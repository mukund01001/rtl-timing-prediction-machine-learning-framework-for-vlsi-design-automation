==> flow/design.v <==
module fifo_8x4(
    input clk, rst, wr_en, rd_en,
    input [3:0] data_in,
    output reg [3:0] data_out,
    output reg full, empty
);
    reg [3:0] mem [0:7];
    reg [2:0] wr_ptr, rd_ptr;
    reg [3:0] count;
    always @(posedge clk or posedge rst) begin
        if (rst) begin
            wr_ptr <= 3'd0;
            rd_ptr <= 3'd0;
            count <= 4'd0;
            full <= 1'b0;
            empty <= 1'b1;
        end else begin
            if (wr_en && !full) begin
                mem[wr_ptr] <= data_in;
                wr_ptr <= wr_ptr + 1;
                count <= count + 1;
            end
            if (rd_en && !empty) begin
                data_out <= mem[rd_ptr];
                rd_ptr <= rd_ptr + 1;
                count <= count - 1;
            end
            full <= (count == 4'd8);
            empty <= (count == 4'd0);
        end
    end
endmodule
# Tool chain data of fifo_8x4
# The steps from the RTL of fifo_8x4 to its reports follow in flow order.
# Line numbers count from 1 in the design file above.
# Operators: Yosys type, input widths -> output width; for muxes data width and select width s.
# A cell with -- has no value.
# design
top	fifo_8x4
clk_port	clk
cell_library	sky130hd
corner	tt_025C_1v80

# Word-level counts
# Counts by Yosys on the flattened word-level netlist (proc, flatten, opt, wreduce). Print and check cells are left out. Cells with the same type and inputs are merged into one.
# op_classes
add_sub_neg	4
equal	15
n_mux	3
bitwise	1
reduce_and_logical	17
# op_table
op	n
$pmux 4 s8	1
$eq 3x3->1 const B	8
$reduce_and 3->1	8
$eq 3x2->1 const B	4
$mux 4	2
$add 3x1->3 const B	2
$eq 3x1->1 const B	2
$logic_not 3->1	2
$add 4x1->4 const B	1
$sub 4x1->4 const B	1
$eq 4x4->1 const B	1
$logic_not 4->1	1
$logic_and 1x1->1	2
$logic_not 1->1	2
$reduce_and 2->1	1
$reduce_bool 2->1	1
$not 1->1	1
# bits
regBits	48
output_inout_bits	6
word_cells	54

# Logic depth
# Depth = most cells in a row (Yosys ltp): at word level without a register or memory, in the mapped netlist without a sequential cell, where the memories' decode and read muxes count.
# logic_depth
word_depth	4
ABC_AREA	0
depth_mapped	7

# Netlist
# Source: synth_stat.txt of the flow (Yosys; design flattened, memories mapped). It holds for the ABC_AREA given above (unset counts as 0); a run with the other value may have another netlist.
# Totals and module areas in this step are rounded.
# types
cell_type	n	type_area_um2
sky130_fd_sc_hd__edfxtp_1	36	1.08E+03
sky130_fd_sc_hd__dfrtp_1	11	275.264
sky130_fd_sc_hd__ha_1	13	162.656
sky130_fd_sc_hd__mux2_2	5	56.304
sky130_fd_sc_hd__nand2_1	12	45.043
sky130_fd_sc_hd__xnor2_1	5	43.792
sky130_fd_sc_hd__a22o_1	4	35.034
sky130_fd_sc_hd__and2_1	5	31.28
sky130_fd_sc_hd__a222oi_1	3	30.029
sky130_fd_sc_hd__mux2_4	2	30.029
sky130_fd_sc_hd__a41oi_1	3	26.275
sky130_fd_sc_hd__dfstp_2	1	26.275
sky130_fd_sc_hd__inv_1	7	26.275
sky130_fd_sc_hd__buf_6	2	22.522
sky130_fd_sc_hd__nor2_1	6	22.522
sky130_fd_sc_hd__and3_1	3	18.768
sky130_fd_sc_hd__a41oi_2	1	16.266
sky130_fd_sc_hd__o21ai_0	3	15.014
# Not listed: further types 14, cells in them 17.
# synth_totals
mapped_cells	139
mapped_area_um2	2090
seq_area_um2	1380
flip_flops	48

# Worst setup path after synthesis
# Path of least setup slack by OpenSTA after synthesis, without wires, with an ideal clock, recovery checks aside; 20% of the period is set as input and as output delay. Where synthesis merged equal registers, the netlist keeps one of their names.
# synth_path
path_kind	flip-flop to flip-flop
start	reg rd_ptr[0]
end	reg data_out[3]
tclk_ns	1.79
launch_ns	0.000
arrival_ns	1.417
path_slack_ns	0.093
delay_ns	1.697
driving_pins	7
synth_period_reached_ns	1.697
# "delay_ns" is the arrival time less input delay plus setup time.
# "driving_pins": output pins that drive a net of the path, with the launching flip-flop's if there is one; two outputs of one cell count as two.
# "synth_period_reached_ns" is the clock period less the worst setup slack; recovery checks do not enter. This is arithmetic on one report: input and output delays are still those of the set period (20% each).
# Between the ends stands the longest chain of elaborated cells between them, by number of cells; it is not shown to be the way that was timed. Of several equally long chains one is given.
# A line is the first line of the expression or statement that the cell stems from. Yosys adds cells for indexed reads and writes and turns some case tables into memories.
# synth_via
path_cell_list	sky130_fd_sc_hd__dfrtp_1 -> sky130_fd_sc_hd__ha_1 -> sky130_fd_sc_hd__ha_1 -> sky130_fd_sc_hd__nor4_2 -> sky130_fd_sc_hd__nand2_1 -> sky130_fd_sc_hd__nor2_1 -> sky130_fd_sc_hd__a41oi_1
elab_chain_len	2
cone_cells	9
lines_between	1
cone_classes	eq/ne (7); mux (1); reduce/logical (1)
# synth_rtl
element	line_no	source
from (decl)	8	reg [2:0] wr_ptr, rd_ptr;
from (assign)	13	rd_ptr <= 3'd0;
from (assign)	25	rd_ptr <= rd_ptr + 1;
$eq 3x3->1	24	data_out <= mem[rd_ptr];
$pmux 4 s8	24
to (assign)	24
to (decl)	4	output reg [3:0] data_out,

# Worst path after layout
# From the final timing report of run 1: the path of least setup slack in the routed layout; clock arrival at registers is part of the times.
# layout_path
path_kind	flip-flop to flip-flop
start	reg rd_ptr[1]
end	reg data_out[2]
tclk_ns	1.49
launch_ns	0.29
arrival_ns	1.71
path_slack_ns	-0.18
driving_pins	5
# Between the ends stands the longest chain of elaborated cells between them, by number of cells; it is not shown to be the way that was timed. Of several equally long chains one is given.
# layout_via
path_cell_list	sky130_fd_sc_hd__dfrtp_2 -> sky130_fd_sc_hd__ha_4 -> sky130_fd_sc_hd__ha_4 -> sky130_fd_sc_hd__a222oi_1 -> sky130_fd_sc_hd__a41oi_1
elab_chain_len	2
cone_cells	9
lines_between	1
cone_classes	eq/ne (7); mux (1); reduce/logical (1)
# layout_rtl
element	line_no	source
from (decl)	8	reg [2:0] wr_ptr, rd_ptr;
from (assign)	13	rd_ptr <= 3'd0;
from (assign)	25	rd_ptr <= rd_ptr + 1;
$eq 3x3->1	24	data_out <= mem[rd_ptr];
$pmux 4 s8	24
to (assign)	24
to (decl)	4	output reg [3:0] data_out,

# Module fifo_8x4, platform sky130hd: 2 stored runs of the flow (Yosys, OpenROAD) with differing settings, in no particular order. Input and output delays are each 20% of the period that was set; the output load is 0.01 pF.
# "worst_path_allowed_less_slack_ns" means the part of the period allowed to the worst setup path (the constraints hold back 20% at inputs and 20% at outputs) less its slack; where the path has registers, the arrival times of their clocks count too.
# "power_total_mw": no workload was simulated; the value follows from the tool's default switching activity.
# The results are shown rounded.
# A setting shown as - is not set for that run.
run name	period_ns	CORE_UTILIZATION	PLACE_DENSITY_LB_ADDON	CORE_ASPECT_RATIO	CELL_PAD_IN_SITES_GLOBAL_PLACEMENT	GPL_ROUTABILITY_DRIVEN	CAP_MARGIN	CORE_MARGIN	SLEW_MARGIN	finalUtil_pct	ys_area_um2	final_setup_ws_ns	worst_path_allowed_less_slack_ns	timing.worst_path_kind	power_total_mw	dieArea_um2
run 1	1.49	38	0.23	0.85	3	1	25	2	20	49.3	2090	-0.178	1.67	flip-flop to flip-flop	4.69	6120
run 2	1.9	72	-	-	-	-	20	2	20	85.0	2090	0.056	1.84	flip-flop to flip-flop	3.29	3350
