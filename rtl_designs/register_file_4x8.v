==> flow/design.v <==
module register_file_4x8(
    input clk, rst, wr_en,
    input [1:0] wr_addr, rd_addr,
    input [7:0] wr_data,
    output [7:0] rd_data
);
    reg [7:0] regs [0:3];
    always @(posedge clk or posedge rst) begin
        if (rst) begin
            regs[0] <= 8'd0;
            regs[1] <= 8'd0;
            regs[2] <= 8'd0;
            regs[3] <= 8'd0;
        end else if (wr_en) begin
            regs[wr_addr] <= wr_data;
        end
    end
    assign rd_data = regs[rd_addr];
endmodule
## Step by step through the tools: register_file_4x8

The steps from the RTL of register_file_4x8 to its reports follow in flow order.
Line numbers count from 1 in the design file above.
Operators carry their Yosys type and port widths (W data, S select, Z words).
Cell names lack the library's common part.
A cell with - has no value.

| set-up | value |
|---|---|
| design top | register_file_4x8 |
| clock input | clk |
| library | sky130hd |
| corner | tt_025C_1v80 |

## After elaboration

Source: Yosys, flattened and elaborated. Widths are those after wreduce. Registers that Yosys merges into a memory's read port (data or address) are not register bits. Print and check cells do not count. Equal cells are merged and count once.

| cells by class | value |
|---|---|
| $add $sub $neg | 0 |
| multiply operators | 0 |
| divide/modulo/power cells | 0 |
| magnitude comparators | 0 |
| equality and inequality tests | 6 |
| shifts and indexed selects | 0 |
| muxes and demuxes | 1 |
| bitwise gates (word level) | 0 |
| reductions and logical operators | 6 |

Operators by type and width:

| cell | number |
|---|---|
| $pmux W8 S4 | 1 |
| $eq A2 B2 Y1 const B | 4 |
| $reduce_and A2 Y1 | 4 |
| $eq A2 B1 Y1 const B | 2 |
| $logic_not A2 Y1 | 2 |

| storage and ports | value |
|---|---|
| flip-flop bits (word level) | 32 |
| latch bits | 0 |
| RAM bits | 0 |
| ROM bits | 0 |
| word width x clocked read ports | 0 |
| memory cells | 0 |
| bits of input ports | 15 |
| output and inout port bits | 8 |

## Logic depth

Longest topological path by Yosys (ltp), each cell counted once; first at word level (registers and memories cut), then after technology mapping (sequential cells cut; the memories' decode and read muxes count).

| logic depth | value |
|---|---|
| depth in word-level cells | 2 |
| ABC_AREA | 1 |
| gate-level depth with buffers | 5 |
| mapped depth without buffers | 4 |

## Mapped cells and area

Source: synth_stat.txt of the flow (Yosys; design flattened, memories mapped). It holds for the ABC_AREA given above (unset counts as 0); a run with the other value may have another netlist.

| mapped netlist | value |
|---|---|
| standard cells after synthesis | 161 |
| synthesis area | 1406.3 um^2 |
| area of sequential cells | 800.8 um^2 |
| flip-flop cells | 32 |
| buffers | 8 |

Cells by type:

| type | number | total area (um^2) |
|---|---|---|
| dfrtp_1 | 32 | 800.768 |
| o21ai_0 | 32 | 160.154 |
| nand2_1 | 41 | 153.898 |
| nand3_1 | 25 | 125.12 |
| nand4_1 | 8 | 50.048 |
| inv_1 | 11 | 41.29 |
| buf_2 | 6 | 30.029 |
| buf_6 | 2 | 22.522 |
| nand3b_1 | 2 | 15.014 |
| nor2_1 | 2 | 7.507 |

## Timing after synthesis

Source: OpenSTA report_checks on the synthesized netlist (no wires, ideal clock, input and output delay 20% of the period each), path of least setup slack; recovery checks are left aside. Register names are those of the netlist, which keeps one name where synthesis merged equal registers.

| path post-synthesis | value |
|---|---|
| kind | input to output |
| start | in rd_addr[0] |
| end | out rd_data[0] |
| period | 1.79 ns |
| external input delay | 0.358 ns |
| output delay | 0.358 ns |
| arrival time | 1.004 ns |
| slack | 0.428 ns |
| path delay | 0.646 ns |
| driving pins on the path | 4 |
| period reached after synthesis | 1.362 ns |

"path delay" is the arrival time less input delay plus setup time.
A path that ends at an output port has no setup time.
"driving pins on the path" counts driving pins, that of a launching flip-flop among them; a cell with two outputs on the path counts twice.
"period reached after synthesis" = period - worst setup slack (recovery checks aside). The figure is calculated, with input and output delays left at 20% of the set period.
The rows between start and end are the longest chain of elaborated cells between them; the timing report does not say that the signal goes this way. Where chains are equally long, one stands for them.
Each line given opens the expression or statement behind the cell; cells for indexed reads and writes are added by Yosys, which also makes memories of some case tables.

| between the ends, post-synthesis | value |
|---|---|
| cells stage by stage | buf_2 nor2_1 nand2_1 nand4_1 |
| length of the longest elaborated chain | 2 |

RTL lines, path post-synthesis:

| item | RTL line | text |
|---|---|---|
| start, declared | 3 | `input [1:0] wr_addr, rd_addr,` |
| $eq A2 B2 Y1 | 18 | `assign rd_data = regs[rd_addr];` |
| $pmux W8 S4 | 18 |  |
| end, declared | 5 | `output [7:0] rd_data` |

## Path in the finished layout

Path of least setup slack in the final report of flow run A (OpenROAD, finished layout, wires in). Where an end is a register, its clock arrival counts in the times.

| path after layout | value |
|---|---|
| kind | input to output |
| start | in rd_addr[1] |
| end | out rd_data[3] |
| period | 0.784 ns |
| external input delay | 0.16 ns |
| output delay | 0.16 ns |
| arrival time | 1.05 ns |
| slack | -0.43 ns |
| driving pins on the path | 8 |

The rows between start and end are the longest chain of elaborated cells between them; the timing report does not say that the signal goes this way. Where chains are equally long, one stands for them.

| between the ends, after layout | value |
|---|---|
| cells stage by stage | buf_6 buf_6 nor2_4 buf_6 buf_6 nand2_2 nand4_1 buf_2 |
| length of the longest elaborated chain | 2 |

RTL lines, path after layout:

| item | RTL line | text |
|---|---|---|
| start, declared | 3 | `input [1:0] wr_addr, rd_addr,` |
| $eq A2 B2 Y1 | 18 | `assign rd_data = regs[rd_addr];` |
| $pmux W8 S4 | 18 |  |
| end, declared | 5 | `output [7:0] rd_data` |

## Implementation results

Measured results for register_file_4x8: 2 stored runs of the Yosys and OpenROAD flow on sky130hd. The settings differ; the order carries no meaning. The constraints put input and output delay at 20% of the set period each and load the outputs with 0.01 pF.
By "achieved period" is meant the clock period of the run minus its worst setup slack. This is arithmetic on one report: input and output delays are still those of the set period (20% each).
"allowed time less slack (worst setup path)": the worst setup path's part of the clock period (all of it between registers, 20% less for each end at a port) less its slack. A launch clock that arrives late makes it longer, a capture clock that arrives late makes it shorter.
By "total power of the final layout" is meant OpenSTA's value without simulated activity: inputs other than the clock are taken to toggle once in ten clock periods, and the tool carries that through the logic.
Among the settings, -- means not set for that run.

| setting or result | flow run A | flow run B |
|---|---|---|
| period_ns | 0.784 | 0.833 |
| CORE_UTILIZATION | 27 | 33 |
| SETUP_SLACK_MARGIN | 0.22 | 0.24 |
| PLACE_DENSITY_LB_ADDON | 0.14 | -- |
| CORE_ASPECT_RATIO | 0.57 | -- |
| CELL_PAD_IN_SITES_DETAIL_PLACEMENT | 1 | 1 |
| TNS_END_PERCENT | 45 | 85 |
| ABC_AREA | 1 | -- |
| CAP_MARGIN | 10 | 20 |
| SLEW_MARGIN | 10 | 20 |
| MAX_ROUTING_LAYER | met5 | -- |
| CORE_MARGIN | 2 | 2 |
| CELL_PAD_IN_SITES_GLOBAL_PLACEMENT | -- | 3 |
| GPL_TIMING_DRIVEN | -- | 1 |
| die outline area (um^2) | 5825.3 | 4799.7 |
| standard-cell area after routing (um^2) | 2187.1 | 2117.0 |
| total power of the final layout (mW) | 4.507 | 4.482 |
| cell area after synthesis (um^2) | 1406.3 | 1406.3 |
| utilization after routing (%) | 44.4 | 52.2 |
| allowed time less slack (worst setup path) (ns) | 0.90 | 1.28 |
| worst setup path kind | input to output | register to output |
| achieved period (ns) | 1.211 | 1.447 |
| total negative slack on setup checks (ns) | -3.225 | -4.920 |
| setup slack of the worst path (ns) | -0.427 | -0.614 |
